==> flow/design.v <==
module TLS(clk, reset, Set, Stop, Jump, Gin, Yin, Rin, Gout, Yout, Rout);
input           clk;
input           reset;
input           Set;
input           Stop;
input           Jump;
input     [3:0] Gin;
input     [3:0] Yin;
input     [3:0] Rin;
output    Gout;
output    Yout;
output    Rout;
wire Recount_counter;
Control Control(
    .clk(clk),
    .rst(reset),
    .Set(Set),
    .Jump(Jump),
    .Stop(Stop),
    .Recount_counter(Recount_counter),
    .Rout(Rout),
    .Gout(Gout),
    .Yout(Yout)
);
Datapath Datapath(
    .clk(clk),
    .rst(reset),
    .Stop(Stop),
    .Set(Set),
    .Jump(Jump),
    .Gin(Gin),
    .Yin(Yin),
    .Rin(Rin),
    .RGY({Rout, Gout, Yout}),
    .Recount(Recount_counter)
);
endmodule
module Datapath(clk, rst, Set, Stop, Jump, Rin, Yin, Gin, RGY, Recount);
    input clk, rst, Set, Stop, Jump;
    input [3:0] Gin, Yin, Rin;
    input [2:0] RGY;
    output Recount;
    wire [3:0] Current_time;
    Compare compare(
        .clk(clk),
        .Set(Set),
        .Stop(Stop),
        .RGY(RGY),
        .Rin(Rin),
        .Yin(Yin),
        .Gin(Gin),
        .Current_time(Current_time),
        .Recount_counter(Recount)
    );
    Counter counter(
        .clk(clk),
        .rst(rst),
        .Set(Set),
        .Stop(Stop),
        .Jump(Jump),
        .Recount_counter(Recount),
        .Count_out(Current_time)
    );
endmodule
module Control (clk, rst, Set, Jump, Stop, Recount_counter, Rout, Gout, Yout);
    input clk, rst, Set, Jump, Stop, Recount_counter;
    output [3:0] Rout, Gout, Yout;
    reg[1:0] currentstate, nextstate;
    reg Rout, Gout, Yout;
    parameter [1:0] Red_Light = 0 , Green_Light = 1, Yellow_Light = 2;
    always @(posedge  clk) begin
        if(rst | Set) begin
            currentstate <= Green_Light;
        end
        else if(Jump) begin
            currentstate  <= Red_Light;
        end
        else if(Stop) begin
            currentstate <= currentstate;
        end
        else begin
            currentstate <= nextstate;
        end
    end
    always @(*) begin
        case(currentstate)
            Red_Light: begin
                if (Recount_counter)
                    nextstate = Green_Light;
                else
                    nextstate = Red_Light ;
            end
            Green_Light: begin
                if(Recount_counter)
                    nextstate = Yellow_Light;
                else 
                    nextstate = Green_Light ;
            end
            Yellow_Light: begin
                if(Recount_counter)
                    nextstate = Red_Light;
                else
                    nextstate = Yellow_Light;
            end
            default : 
                nextstate = Green_Light;
        endcase
    end
    always @(currentstate) begin
        case(currentstate)
            Red_Light:
            begin
                Rout = 1'b1;
                Gout = 1'b0;
                Yout = 1'b0;
            end
            Green_Light: 
            begin
                Rout = 1'b0;
                Gout = 1'b1;
                Yout = 1'b0;
            end
            Yellow_Light: 
            begin
                Rout = 1'b0;
                Gout = 1'b0;
                Yout = 1'b1;
            end
            default:
            begin
                Rout = 1'b0;
                Gout = 1'b0;
                Yout = 1'b0;
            end
        endcase
    end
endmodule
module Counter(clk, rst, Set, Stop, Jump, Recount_counter, Count_out);
    input clk , rst , Set, Stop, Jump, Recount_counter;
    output [3:0] Count_out;
    reg [3:0] Count_out;
    always @(posedge  clk) begin
        if(rst | Jump | Set | Recount_counter) begin
            Count_out <= 1;
        end
        else if(Stop) begin
            Count_out <= Count_out;
        end
        else begin
            Count_out <= Count_out + 1;
        end
    end
endmodule
module Compare(clk, Set, Stop,RGY, Rin, Yin, Gin, Current_time, Recount_counter);
    input clk, Set, Stop;
    input [2:0] RGY;
    input [3:0] Current_time;
    input [3:0] Gin, Yin, Rin;
    output Recount_counter;
    reg [3:0] R_time, Y_time, G_time;
    reg Recount_counter;
    always @(posedge clk)begin
        if (Set) begin
            R_time <= Rin;
            Y_time <= Yin;
            G_time <= Gin;
        end
        else begin
            R_time <= R_time;
            Y_time <= Y_time;
            G_time <= G_time;
        end
    end
    always @(*)begin
        case(RGY)
            3'b100: begin
                if(Current_time == R_time && Stop != 1) begin
                    Recount_counter = 1;
                end
                else begin
                    Recount_counter = 0;
                end
            end
            3'b001: begin
                if(Current_time == Y_time && Stop != 1) begin
                    Recount_counter = 1;
                end
                else begin
                    Recount_counter = 0;
                end
            end
            3'b010: begin
                if(Current_time == G_time && Stop != 1) begin
                    Recount_counter = 1;
                end
                else begin
                    Recount_counter = 0;
                end
            end
            default: begin
                Recount_counter = 1;
            end
        endcase
    end
endmodule
Step by step through the tools: TLS
What the tools print for TLS, step after step.
Lines are those of the file above, counted from 1.
Library cell names are shortened.
Not given: n/a

set-up
  top module = TLS
  clock = clk
  standard-cell library = sky130hd
  library corner = tt_025C_1v80

Word level
Yosys after proc, flatten, opt, wreduce and memory -nomap, before mapping. Memory bits, and registers merged into a memory's read port (data or address), are not among the register bits. Print and check cells are not counted. Equal cells are merged and count once.

cells by class
  $add $sub $neg = 1
  $mul = 0
  divide/modulo/power cells = 0
  magnitude comparators = 0
  equal/unequal tests = 9
  shift-type cells = 0
  multiplexer cells = 13
  bitwise logic cells = 5
  reduce/logical cells = 5

operators with widths
  operator                                                number
  equality test 4 bit                                     3
  2-to-1 mux 1 bit                                        9
  case mux 2 bit (select 3 bit)                           1
  OR 1 bit                                                4
  adder 4 x 1 -> 4 bit (second input constant)            1
  2-to-1 mux 2 bit                                        2
  logical AND 1 bit                                       3
  equality test 3 x 1 -> 1 bit (second input constant)    1
  equality test 3 x 2 -> 1 bit (second input constant)    1
  equality test 3 bit (second input constant)             1
  case mux 1 bit (select 3 bit)                           1
  equality test 2 x 1 -> 1 bit (second input constant)    1
  inequality test 2 x 1 -> 1 bit (second input constant)  1
  equality test 2 bit (second input constant)             1
  logical NOT 2 bit                                       1
  OR reduction 2 bit                                      1
  NOT 1 bit                                               1

storage and ports
  register bits = 18
  latch bits = 0
  bits in writable memories = 0
  bits in read-only memories = 0
  clocked read ports x word width = 0
  memories kept = 0
  input port bits = 17
  output and inout bits = 3
  cells after elaboration = 39

Logic depth
Yosys ltp: most cells in a row. Word level: on the elaborated netlist, between registers, memories and ports. Mapped: between sequential cells and ports; inverters and the memories' decode and read muxes count.

depth
  depth after elaboration = 8
  ABC_AREA = 0
  gate-level depth with buffers = 8
  depth with buffers taken out = 7

Synthesis result
The flow's flattened synthesis, as Yosys stat reports it; memories are mapped. The netlist is that of the ABC_AREA named above (0 if unset); the other value can give another one.

mapped netlist
  mapped cells = 83
  chip area (Yosys) = 952.2 um^2
  sequential part of the area = 500.5 um^2
  flip-flop cells = 19
  buffers = 2

cell types
  cell      number  total area (um^2)
  edfxtp_1  12      360.346
  dfxtp_1   7       140.134
  o32a_1    4       40.038
  a21o_1    5       37.536
  mux2i_1   3       30.029
  xor2_1    3       26.275
  a21oi_1   5       25.024
  and4bb_1  2       25.024
  inv_1     5       18.768
  nand2b_1  3       18.768
  o311ai_2  1       16.266
  nand2_1   4       15.014
  nand3_1   3       15.014
  o21ai_1   3       15.014
  or2b_1    2       15.014
  and3_1    2       12.512
  ha_1      1       12.512
  buf_6     1       11.261

Other cell types: 16; their cells: 17.
The figures by module come from a second, unflattened synthesis with its own total; it is not the netlist above.

second synthesis, totals
  cells (unflattened synthesis) = 100
  area (unflattened synthesis) = 1087.3 um^2

Each row is one instance without its submodules.

modules
  module    times used  cells  area (um^2)
  Compare   1           60     691.9
  Control   1           24     222.7
  Counter   1           16     172.7
  Datapath  1           0      0.0
  TLS       1           0      0.0

Path before layout
OpenSTA on the mapped netlist: ideal clock, no wires. The path of least setup slack (recovery checks aside). Input and output delay are each 20% of the period. Register names are those of the netlist, which keeps one name where synthesis merged equal registers.

timing after synthesis
  path kind = register -> register
  from = register Control.currentstate
  to = register Control.currentstate
  clock period = 1.94 ns
  library setup time = 0.093 ns
  arrival time = 1.714 ns
  path slack = 0.133 ns
  delay of the path = 1.807 ns
  stages = 9
  buffers on the path = 1
  period reached after synthesis = 1.807 ns

"delay of the path" = arrival - input delay + setup time.
"stages": output pins that drive a net of the path, with the launching flip-flop's if there is one; two outputs of one cell count as two.
"period reached after synthesis" = period - worst setup slack (recovery checks aside). The figure is calculated, with input and output delays left at 20% of the set period.
Where an end lacks its bit number, it is one bit of the signal, or one of the new flip-flops if synthesis recoded a state register.
A register here has more assigning lines than the two given.

between the ends, after synthesis
  path through = dfxtp_1 -> buf_6 -> nand2b_1 -> o32a_1 -> and3_1 -> and4bb_1 -> and2_4 -> o21ai_2 -> o311ai_2

RTL lines, path after synthesis
  what                RTL line  RTL
  start: declaration  68        reg[1:0] currentstate, nextstate;
  start: assignment   73        currentstate <= Green_Light;
  start: assignment   76        currentstate  <= Red_Light;
  end: assignment     73
  end: assignment     76
  end: declaration    68

No chain of elaborated cells between the ends is given.

Path in the finished layout
From the final timing report of stored run 2: the path of least setup slack in the routed layout; clock arrival at registers is part of the times.

timing post-layout
  path kind = register -> register
  from = register Control.currentstate
  to = register Datapath.counter.Count_out[3]
  clock period = 2.62 ns
  library setup time = 0.05 ns
  arrival time = 2.31 ns
  path slack = 0.55 ns
  stages = 8
  buffers on the path = 0

Where an end lacks its bit number, it is one bit of the signal, or one of the new flip-flops if synthesis recoded a state register.
A register here has more assigning lines than the two given.

between the ends, post-layout
  path through = dfxtp_1 -> xor2_1 -> a21o_1 -> and3_1 -> and4bb_1 -> and2_4 -> a21oi_2 -> and2_1

RTL lines, path post-layout
  what                RTL line  RTL
  start: declaration  68        reg[1:0] currentstate, nextstate;
  start: assignment   73        currentstate <= Green_Light;
  start: assignment   76        currentstate  <= Red_Light;
  end: assignment     147       Count_out <= Count_out;
  end: assignment     150       Count_out <= Count_out + 1;
  end: declaration    140       output [3:0] Count_out;

No chain of elaborated cells between the ends is given.

==> runs of TLS <==
Settings and measured results of 2 stored flow runs for module TLS (sky130hd), not sorted in any way. The constraints put input and output delay at 20% of the set period each and load the outputs with 0.01 pF.
By "achieved clock period (ns)" is meant the clock period of the run minus its worst setup slack. This is arithmetic on one report: input and output delays are still those of the set period (20% each).
By "worst setup path time (ns)" is meant the share of the clock period that the worst setup path is allowed (20% is reserved at inputs, 20% at outputs), minus its slack. Clock arrival times at its registers enter into it.
"finish__power__total" rests on the timing tool's default activity at the inputs, not on a simulated workload.

settings of stored run 1
{
  "period_ns": 2.51,
  "CORE_UTILIZATION": 67,
  "SETUP_SLACK_MARGIN": -0.05,
  "CORE_ASPECT_RATIO": 1.2,
  "CELL_PAD_IN_SITES_GLOBAL_PLACEMENT": 1,
  "CELL_PAD_IN_SITES_DETAIL_PLACEMENT": 0,
  "TNS_END_PERCENT": 5,
  "ABC_AREA": 1,
  "GPL_TIMING_DRIVEN": 0,
  "CAP_MARGIN": 15,
  "CORE_MARGIN": 2,
  "SLEW_MARGIN": 20
}
report of stored run 1: did not finish, place, GPL-0301

settings of stored run 2
{
  "period_ns": 2.62,
  "CAP_MARGIN": 20,
  "CORE_MARGIN": 2,
  "CORE_UTILIZATION": 40,
  "SLEW_MARGIN": 20
}
report of stored run 2
yosys chip area after synthesis (um^2): 952.2
finish__design__die__area: 2786.8
finish__design__instance__area__stdcell: 1193.6
finish__design__instance__utilization: 0.5345
finish__timing__setup__ws: 0.555
finish__timing__setup__tns: 0.000
finish__timing__hold__ws: 0.569
finish__power__total: 5.878e-04
achieved clock period (ns): 2.065
worst setup path time (ns): 2.07
worst setup path kind: register -> register
